==> flow/design.v <==
module checker2(input CLOCK_50,output LEDR);
	reg add;
	reg [15:0] number1,number2;
	wire [15:0] result;
	wire ready;
	parameter RDY=3'b000, waiting=3'b010, issue=3'b001, DONE=3'b011;
	reg [47:0] test [0:7];
	reg [15:0] expected_result;
	reg [2:0] state= RDY;
	reg [2:0] count=3'b000;
	reg Done,correct;
	assign LEDR[0]=Done;
	assign LEDR[1]=correct;
	initial
	begin
		add=1'b0;
		test[0]={16'b0_10011_0001000000,16'b0_10011_0001000000,16'b0_10100_0001000000};
		test[1]={16'b0_10011_0001000000,16'b0_10011_0010000000,16'b0_10100_0001100000}; 
		test[2]={16'b0_10011_0001000000,16'b0_10011_0001000000,16'b0_10100_0001000000};
		test[3]={16'b0_10011_0001000000,16'b0_10011_0010000000,16'b0_10100_0001100000}; 
		test[4]={16'b0_10011_0001000000,16'b0_10011_0001000000,16'b0_10100_0001000000};
		test[5]={16'b0_10011_0001000000,16'b0_10011_0010000000,16'b0_10100_0001100000}; 
		test[6]={16'b0_10011_0001000000,16'b0_10011_0001000000,16'b0_10100_0001000000};
		test[7]={16'b0_10011_0001000000,16'b0_10011_0010000000,16'b0_10100_0001100000}; 
		correct=1'b0;
		Done=1'b0;
		number1=test[1][47:32];
		number2=test[1][31:16];
		expected_result=test[1][15:0];
	end
	floating_point_adder fpa(CLOCK_50,add,number1,number2,result,ready);
	always@(posedge CLOCK_50)
	begin
		case(state)
		RDY:
		begin
			state=issue;
		end
		issue:
		begin				
			number1=test[count][47:32];
			number2=test[count][31:16];
			expected_result=test[count][15:0];
			add=1'b1;
			count=count+1;
			state=waiting;
		end
		waiting:
		if(ready)
		begin
			if(result!=expected_result) 
			begin
				correct=1'b0;
				state=DONE;
			end
			else
			begin
				if(count==7) 
				begin
					state=DONE;
					correct=1'b1;
				end	
				else state=issue;
			end	
			add=1'b1;
		end
		else add=1'b0;
		DONE:
		begin
			Done=1'b1;
		end
		default:
		begin
			add=1'b0;
		end
		endcase
	end
endmodule
module floating_point_adder(clk,add,number1,number2,result,ready);
input clk;
input add;
input [15:0] number1;
input [15:0] number2;
output reg [15:0] result;
output reg ready;
localparam RDY=3'b000,START=3'b001,NEGPOS=3'b010,OP=3'b011,SHIFT=3'b100,WRITE=3'b101,RSLT=3'b110;
reg [3:0] state = RDY;	 
reg [41:0] bigreg;		 
reg [41:0] smallreg;	 
reg [41:0] resultreg;	
reg resultsign;
reg [4:0] resultshift;
reg [9:0] resultfrac;
reg [5:0] pos=0;
reg found;
integer bigshift;
integer smallshift;
reg [5:0] i;
always @ (posedge clk) 
case (state)
RDY:
	if (add) 
	begin
		bigreg <= {16'b0,1'b1,25'b0};		 
		smallreg <= {16'b0,1'b1,25'b0};
		pos <= 6'b0;
		i <= 6'd41;							 
		ready <= 0;
		state <= START;					 
		found<=1'b0;
	end
START:  
	begin
	if (number1[15] != number2[15])  
		if (number1[14:10] > number2[14:10])  
		begin 
			bigreg[24:15] <= number1[9:0];  
			bigshift <= number1[14:10] - 4'b1111;
			resultsign <= number1[15];
			smallreg[24:15] <= number2[9:0];
			smallshift <= number2[14:10] - 4'b1111;
		end
		else if (number2[14:10] > number1[14:10])   
		begin 
			bigreg[24:15] <= number2[9:0];
			bigshift <= number2[14:10] - 4'b1111;
			resultsign <= number2[15];
			smallreg[24:15] <= number1[9:0];
			smallshift <= number1[14:10] - 4'b1111;
		end
		else 											 
		begin
			if (number1[9:0] > number2[9:0]) 				 
			begin 
				bigreg[24:15] <= number1[9:0];
				bigshift <= number1[14:10] - 4'b1111;    
				resultsign <= number1[15];
				smallreg[24:15] <= number2[9:0];
				smallshift <= number2[14:10] - 4'b1111;
			end
			else if (number2[9:0] > number1[9:0])			 
			begin 
				bigreg[24:15] <= number2[9:0];
				bigshift <= number2[14:10] - 4'b1111;
				resultsign <= number2[15];
				smallreg[24:15] <= number1[9:0];
				smallshift <= number1[14:10] - 4'b1111;
			end
			else result <= {2'b00,4'b1111,10'b0};   
		end
	else 	 
	begin 
		bigreg[24:15] <= number1[9:0];
		bigshift <= number1[14:10] - 4'b1111;
		resultsign <= number1[15];				 
		smallreg[24:15] <= number2[9:0];
		smallshift <= number2[14:10] - 4'b1111;
	end
	state <= NEGPOS;
	end
NEGPOS: 
	begin
	if (bigshift > 0) 		 
		bigreg <= bigreg << bigshift;   
	else bigreg <= bigreg >> ((~bigshift)+1);
	if (smallshift > 0) 				 
		smallreg <= smallreg << smallshift;
	else smallreg <= smallreg >> ((~smallshift)+1);
	state <= OP;
	end
OP:     
	begin
	if (number1[15] != number2[15]) 
		resultreg = bigreg - smallreg;
	else 
		resultreg = bigreg + smallreg;
		state <= SHIFT;
	end
SHIFT:
	begin
		for(i=41;i>0;i=i-1)begin
			if(resultreg[i] == 1'b1 && found==1'b0)begin
				found=1'b1;
				pos=i;
			end
		end
		if(found==1'b0) pos=i;
		state = WRITE;
	end	
WRITE:  
	begin
		resultshift <= pos - 10;
		if (pos >= 11)
			resultfrac <= resultreg[pos-1 -: 10];   
		state <= RSLT; 
	end
RSLT:   
	begin
	result <= {resultsign,resultshift,resultfrac};
	ready <= 1'b1;
	state <= RDY;
	end
endcase
endmodule
Reports on checker2
Tool output for the design above, in the order of the flow.
Line numbers count from 1 in the design file above.
Library cell names are shortened.
A cell with n/a has no value.
- top: checker2
- clock input: CLOCK_50
- cell library: sky130hd
- library corner: tt_025C_1v80

Elaborated design
Counts by Yosys on the flattened word-level netlist (proc, flatten, opt, wreduce). Print and check cells are left out. Cells with the same type and inputs are merged into one.
- elaborated cells at 365
- noted output and inout bits: 1
- noted ROM bits: 0
- memories at 0
- noted clocked read ports x word width: 0
- noted RAM bits: 0
- register bits at 290
- latch bits: 0
- noted div/mod/pow operators: 0
- add/sub/neg operators at 11
- shift-type cells: 5
- muxes and demuxes: 185
- reductions and logical operators at 64
- noted magnitude comparators: 7
- equal/unequal tests at 28
- noted multiply operators: 0
- noted bitwise logic cells: 43
- operators with widths (kind ; count):
    2-to-1 mux 32 bit ; 10
    2-to-1 mux 6 bit ; 43
    2-to-1 mux 10 bit ; 13
    parallel mux 48 bit (select 2 bit) ; 1
    2-to-1 mux 1 bit ; 89
    << shifter 42 x 32 -> 42 bit ; 2
    >> shifter 42 x 32 -> 42 bit ; 2
    2-to-1 mux 16 bit ; 5
    parallel mux 17 bit (select 2 bit) ; 2
    > comparator 32 x 1 -> 1 bit (second input constant) ; 2
    adder 32 x 2 -> 32 bit (second input constant) ; 2
    inverter 32 bit ; 2
    parallel mux 15 bit (select 2 bit) ; 2
    parallel mux 10 bit (select 3 bit) ; 2
    2-to-1 mux 17 bit ; 3
    2-to-1 mux 15 bit ; 3
    != test 43 x 2 -> 1 bit (second input constant) ; 1
    indexed select 42 x 32 -> 10 bit ; 1
    adder 42 bit ; 1
    subtractor 42 bit ; 1
    2-to-1 mux 42 bit ; 1
    logical AND 1 bit ; 41
    inverter 1 bit ; 41
    adder 32 x 1 -> 32 bit (second input constant) ; 1
    subtractor 32 x 4 -> 32 bit (second input constant) ; 1
    parallel mux 16 bit (select 2 bit) ; 1
    parallel mux 4 bit (select 7 bit) ; 1
    > comparator 10 bit ; 2
Not listed: further kinds 35, cells in them 67.

Logic depth
Longest topological path by Yosys (ltp), each cell counted once; first at word level (registers and memories cut), then after technology mapping (sequential cells cut; the memories' decode and read muxes count).
- noted depth after elaboration: 166
- ABC_AREA: 0
- gate-level depth with buffers: 14

Mapped cells and area
The flow's flattened synthesis, as Yosys stat reports it; memories are mapped. The netlist is that of the ABC_AREA named above (0 if unset); the other value can give another one.
Totals and module areas in this step are rounded.
- cell types (cell type ; count ; area in all (sq um)):
    edfxtp_1 ; 88 ; 2.64E+03
    mux4_2 ; 22 ; 495.475
    ha_1 ; 20 ; 250.24
    and2_1 ; 31 ; 193.936
    nor2_1 ; 50 ; 187.68
    xnor2_1 ; 16 ; 140.134
    a21oi_1 ; 24 ; 120.115
    xnor2_4 ; 4 ; 110.106
    nand2_1 ; 29 ; 108.854
    inv_1 ; 28 ; 105.101
    o21ai_0 ; 20 ; 100.096
    xor2_1 ; 11 ; 96.342
    mux2i_1 ; 9 ; 90.086
    nand3_1 ; 16 ; 80.077
    nor3_1 ; 13 ; 65.062
    or3_1 ; 9 ; 56.304
    clkbuf_1 ; 14 ; 52.55
    nand4_1 ; 8 ; 50.048
Other cell types: 60; their cells: 151.
- buffer cells at 31
- noted flip-flops: 88
- standard cells after synthesis at 563
- cell area after synthesis: 6216 sq um
The figures by module come from a second, unflattened synthesis with its own total; it is not the netlist above.
- cells (unflattened synthesis): 2796
- area (unflattened synthesis): 23150 sq um
Rows give one instance, submodules left out.
- modules (module ; sequential area (sq um) ; times used ; cells ; area (sq um)):
    floating_point_adder ; 5435 ; 1 ; 2753 ; 22630
    checker2 ; 270.3 ; 1 ; 43 ; 516.7

Worst setup path after synthesis
Path of least setup slack by OpenSTA after synthesis, without wires, with an ideal clock, recovery checks aside; 20% of the period is set as input and as output delay. Where synthesis merged equal registers, the netlist keeps one of their names.
- kind: flip-flop to flip-flop
- start: register fpa.pos[0]
- end: register fpa.resultfrac[9]
- path delay at 3.249 ns
- data required time: 4.976 ns
- period at 5.25 ns
- library setup time at 0.274 ns
- path slack at 2.001 ns
- noted stages on the path: 11
- noted arrival: 2.975 ns
- noted period reached after synthesis: 3.249 ns
"path delay" is the arrival time less input delay plus setup time.
"stages on the path" counts driving pins, that of a launching flip-flop among them; a cell with two outputs on the path counts twice.
"period reached after synthesis" = period - worst setup slack (recovery checks aside). The figure is calculated, with input and output delays left at 20% of the set period.
The rows between start and end are the longest chain of elaborated cells between them; the timing report does not say that the signal goes this way. Where chains are equally long, one stands for them.
A line is the first line of the expression or statement that the cell stems from. Yosys adds cells for indexed reads and writes and turns some case tables into memories.
At most two assigning lines are given for a register; there are more.
The path ends at the data pin of a flip-flop with enable; ways to the enable are not counted.
- cell sequence: edfxtp_1 -> buf_6 -> clkbuf_1 -> inv_1 -> ha_1 -> xnor2_4 -> xor2_2 -> mux4_2 -> mux2_4 -> a31oi_4 -> a221oi_2
- length of the longest elaborated chain: 4
- elaborated cells on any way between the ends at 4
- noted RTL lines with such cells: 1
- RTL lines, path post-synthesis (element ; RTL line ; RTL):
    start, declared ; 94 ; reg [5:0] pos=0;
    start, assigned ; 184 ; pos=i;
    start, assigned ; 187 ; if(found==1'b0) pos=i;
    subtractor 6 x 1 -> 7 bit ; 194 ; resultfrac <= resultreg[pos-1 -: 10];
    adder 32 x 1 -> 32 bit ; 194 ;
    subtractor 32 x 4 -> 32 bit ; 194 ;
    indexed select 42 x 32 -> 10 bit ; 194 ;
    end, assigned ; 194 ;
    end, declared ; 93 ; reg [9:0] resultfrac;

Path in the finished layout
Path of least setup slack in the final report of stored run 1 (OpenROAD, finished layout, wires in). Where an end is a register, its clock arrival counts in the times.
- kind: flip-flop to flip-flop
- start: register fpa.smallreg[22]
- end: register fpa.resultreg[39]
- data required time: 1.97 ns
- noted arrival: 2.93 ns
- noted stages on the path: 15
- period at 1.88 ns
- path slack at -0.96 ns
- library setup time at 0.25 ns
The rows between start and end are the longest chain of elaborated cells between them; the timing report does not say that the signal goes this way. Where chains are equally long, one stands for them.
At most two assigning lines are given for a register; there are more.
- cell sequence: edfxtp_1 -> inv_2 -> ha_4 -> or3b_4 -> xnor2_2 -> ha_1 -> buf_4 -> buf_6 -> buf_6 -> and4_4 -> a21oi_4 -> o41ai_4 -> buf_4 -> nand2_1 -> nand3_2
- length of the longest elaborated chain: 2
- elaborated cells on any way between the ends at 3
- noted RTL lines with such cells: 3
- RTL lines, path post-layout (element ; RTL line ; RTL):
    start, declared ; 89 ; reg [41:0] smallreg;
    start, assigned ; 105 ; smallreg <= {16'b0,1'b1,25'b0};
    start, assigned ; 120 ; smallreg[24:15] <= number2[9:0];
    adder 42 bit ; 176 ; resultreg = bigreg + smallreg;
    2-to-1 mux 42 bit ; 173 ; if (number1[15] != number2[15])
    end, assigned ; 174 ; resultreg = bigreg - smallreg;
    end, assigned ; 176 ;
    end, declared ; 90 ; reg [41:0] resultreg;

Appendix: measured runs

Stored flow runs of checker2 (2 of them; Yosys, OpenROAD, sky130hd). They differ in their settings and are not a sequence. Constraints: input delay and output delay 20% of the set period each, output load 0.01 pF.
"achieved clock period" is the run's clock period less its worst setup slack. It is reckoned from that one timing run; input and output delays stay at 20% of the period that was set.
"time used up by the worst setup path" = time allowed to the worst setup path (clock period - input delay - output delay, where it has them) - its slack; a late launch clock adds to it, a late capture clock takes from it.
"power": no workload was simulated; the value follows from the tool's default switching activity.
Results are given in rounded form.

Stored run 1
Settings were period_ns = 1.88; CORE_UTILIZATION = 41; SETUP_SLACK_MARGIN = 0.34; PLACE_DENSITY = 0.71; CELL_PAD_IN_SITES_GLOBAL_PLACEMENT = 0; CELL_PAD_IN_SITES_DETAIL_PLACEMENT = 0; GPL_TIMING_DRIVEN = 1; GPL_ROUTABILITY_DRIVEN = 0; CTS_CLUSTER_DIAMETER = 135; SLEW_MARGIN = 0; CAP_MARGIN = 20; CORE_MARGIN = 2
- chip area after synthesis (Yosys): 6216 sq um
- noted the area inside the die boundary: 16160 sq um
- standard-cell area after layout: 9398 sq um
- setup slack of the worst path: -0.955 ns
- setup TNS at -19.83 ns
- power at 3878 µW
- achieved clock period: 2.835 ns
- noted the time used up by the worst setup path: 2.84 ns
- worst path kind: flip-flop to flip-flop

Stored run 2
Settings were period_ns = 2.95; CAP_MARGIN = 20; CORE_MARGIN = 2; CORE_UTILIZATION = 40; SLEW_MARGIN = 20
- chip area after synthesis (Yosys): 6216 sq um
- noted the area inside the die boundary: 16550 sq um
- standard-cell area after layout: 7084 sq um
- setup slack of the worst path: 0.071 ns
- setup TNS at 0.000 ns
- power at 2404 µW
- achieved clock period: 2.879 ns
- noted the time used up by the worst setup path: 2.88 ns
- worst path kind: flip-flop to flip-flop
